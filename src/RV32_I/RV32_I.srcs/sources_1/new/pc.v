==> flow/design.v <==
`timescale 1ns / 1ps
module pc(
input clk,
input rst,
input [31:0] pc_in,
output reg [31:0] pc_out
    );
    reg cnt=1;
    always@(posedge clk)begin
    if (rst)begin
    pc_out=0;
    cnt=1;
    end
    else if (cnt)begin
    pc_out=0;
    cnt=0;
    end
    else begin
    pc_out=pc_in;
    end
    end
endmodule
Step by step through the tools: pc --
What the tools print for pc, step after step. Line numbers count from 1 in the design file above. Operators carry their Yosys type and port widths (W data, S select, Z words). Library cell names are shortened. Not given: --
Set-up: design top pc, clock port clk, library sky130hd, library corner tt_025C_1v80

After elaboration --
Counts by Yosys on the flattened word-level netlist (proc, flatten, opt, wreduce; memories kept). Register bits leave out memories and registers merged into their read ports (data or address); mux counts leave out enables and synchronous resets folded into registers. Print and check cells are left out. Cells with the same type and inputs are merged into one.
Bit counts: register bits after elaboration 33, input bits 34
Operators by class: reductions and logical operators 1
Operator list (number):
- $reduce_or A2 Y1 | 1

Longest topological paths --
Depth = most cells in a row (Yosys ltp): at word level without a register or memory, in the mapped netlist without a sequential cell, where the memories' decode and read muxes count.
Logic depth: depth in word-level cells 1, ABC_AREA 0, gate-level depth with buffers 2, depth with buffers taken out 1

After synthesis --
Source: synth_stat.txt of the flow (Yosys; design flattened, memories mapped). It holds for the ABC_AREA given above (unset counts as 0); a run with the other value may have another netlist. The area totals of this step are shown rounded.
Synthesis totals: synthesis area 1120 sq um, cell count 71, mapped flip-flops 33
Cells by type:
- dfxtp_1 | number 33, total area 660.634 sq um
- nor3b_2 | number 30, total area 375.36 sq um
- buf_6 | number 6, total area 67.565 sq um
- nor3b_1 | number 2, total area 15.014 sq um

Path before layout --
Source: OpenSTA report_checks on the synthesized netlist (no wires, ideal clock, input and output delay 20% of the period each), path of least setup slack; recovery checks are left aside. Register names are those of the netlist, which keeps one name where synthesis merged equal registers.
Timing after synthesis: kind reg2reg, start reg cnt, end reg pc_out[0], stages 3, time at the first pin 0.000 ns, path buffers 1, clock period 0.93 ns, path slack 0.188 ns, data arrival time 0.625 ns, delay of the path 0.742 ns, library setup time 0.117 ns, data required time 0.813 ns, synthesis period reached 0.742 ns
"delay of the path" is the arrival time less input delay plus setup time. "stages": output pins that drive a net of the path, with the launching flip-flop's if there is one; two outputs of one cell count as two. "synthesis period reached" = period - worst setup slack (recovery checks aside). The figure is calculated, with input and output delays left at 20% of the set period. Between the ends stands the longest chain of elaborated cells between them, by number of cells; it is not shown to be the way that was timed. Of several equally long chains one is given. A line is the first line of the expression or statement that the cell stems from. Yosys adds cells for indexed reads and writes and turns some case tables into memories. A register here has more assigning lines than the two given.
Between the ends, after synthesis: path through dfxtp_1 buf_6 nor3b_2, cells in the longest elaborated chain 1, elaborated cells on any way between the ends 1, source lines of those cells 0
Ends and longest elaborated chain, after synthesis:
- from (decl) | RTL line 8 | reg cnt=1;
- from (assign) | RTL line 12 | cnt=1;
- from (assign) | RTL line 16 | cnt=0;
- $reduce_or A2 Y1
- to (assign) | RTL line 11 | pc_out=0;
- to (assign) | RTL line 19 | pc_out=pc_in;
- to (decl) | RTL line 6 | output reg [31:0] pc_out

Timing after layout --
From the final timing report of job 2: the path of least setup slack in the routed layout; clock arrival at registers is part of the times.
Timing after layout: kind reg2out, start reg pc_out[22], end out pc_out[22], data required time 1.02 ns, clock period 1.28 ns, time at the first pin 0.28 ns, path buffers 1, output delay 0.26 ns, data arrival time 0.89 ns, path slack 0.14 ns, stages 2
A register here has more assigning lines than the two given.
Between the ends, after layout: path through dfxtp_1 dlygate4sd2_1, cells in the longest elaborated chain 0, elaborated cells on any way between the ends 0, source lines of those cells 0
Ends and longest elaborated chain, after layout:
- from (decl) | RTL line 6 | output reg [31:0] pc_out
- from (assign) | RTL line 11 | pc_out=0;
- from (assign) | RTL line 19 | pc_out=pc_in;
- to (decl) | RTL line 6

## Implementation results

Flow measurements of pc on sky130hd: 2 stored runs with different settings, listed in no order. Input and output delays are each 20% of the period that was set; the output load is 0.01 pF.
"clock period reached": clock period set for the run, less the worst setup slack. It is reckoned from that one timing run; input and output delays stay at 20% of the period that was set.
By "time of the worst setup path" is meant the share of the clock period that the worst setup path is allowed (20% is reserved at inputs, 20% at outputs), minus its slack. Clock arrival times at its registers enter into it.
"total power after layout" is the tool's figure for a default switching activity; nothing was simulated.
Values from the reports are rounded here.

* Job 1 | settings: period_ns 0.703; CORE_UTILIZATION 70; SETUP_SLACK_MARGIN 0.01; PLACE_DENSITY_LB_ADDON 0.13; CORE_ASPECT_RATIO 1.12; TNS_END_PERCENT 60; ABC_AREA 0; GPL_TIMING_DRIVEN 1; CAP_MARGIN 25; CORE_MARGIN 2; SLEW_MARGIN 20 | did not finish, placement stopped with FLW-0024
* Job 2 | settings: period_ns 1.28; CORE_UTILIZATION 51; SETUP_SLACK_MARGIN -0.01; PLACE_DENSITY 0.93; CORE_ASPECT_RATIO 0.52; GPL_TIMING_DRIVEN 0; GPL_ROUTABILITY_DRIVEN 1; SLEW_MARGIN 40; CAP_MARGIN 20; CORE_MARGIN 2 | results: total power after layout 2.10 mW; setup total negative slack 0.000 ns; standard-cell area after layout 1850 sq um; time of the worst setup path 0.89 ns; worst path kind reg2out; clock period reached 1.143 ns; cell area after synthesis 1120 sq um; worst setup slack after layout 0.137 ns; post-route worst hold slack 0.551 ns; utilization 0.879; die area 2600 sq um
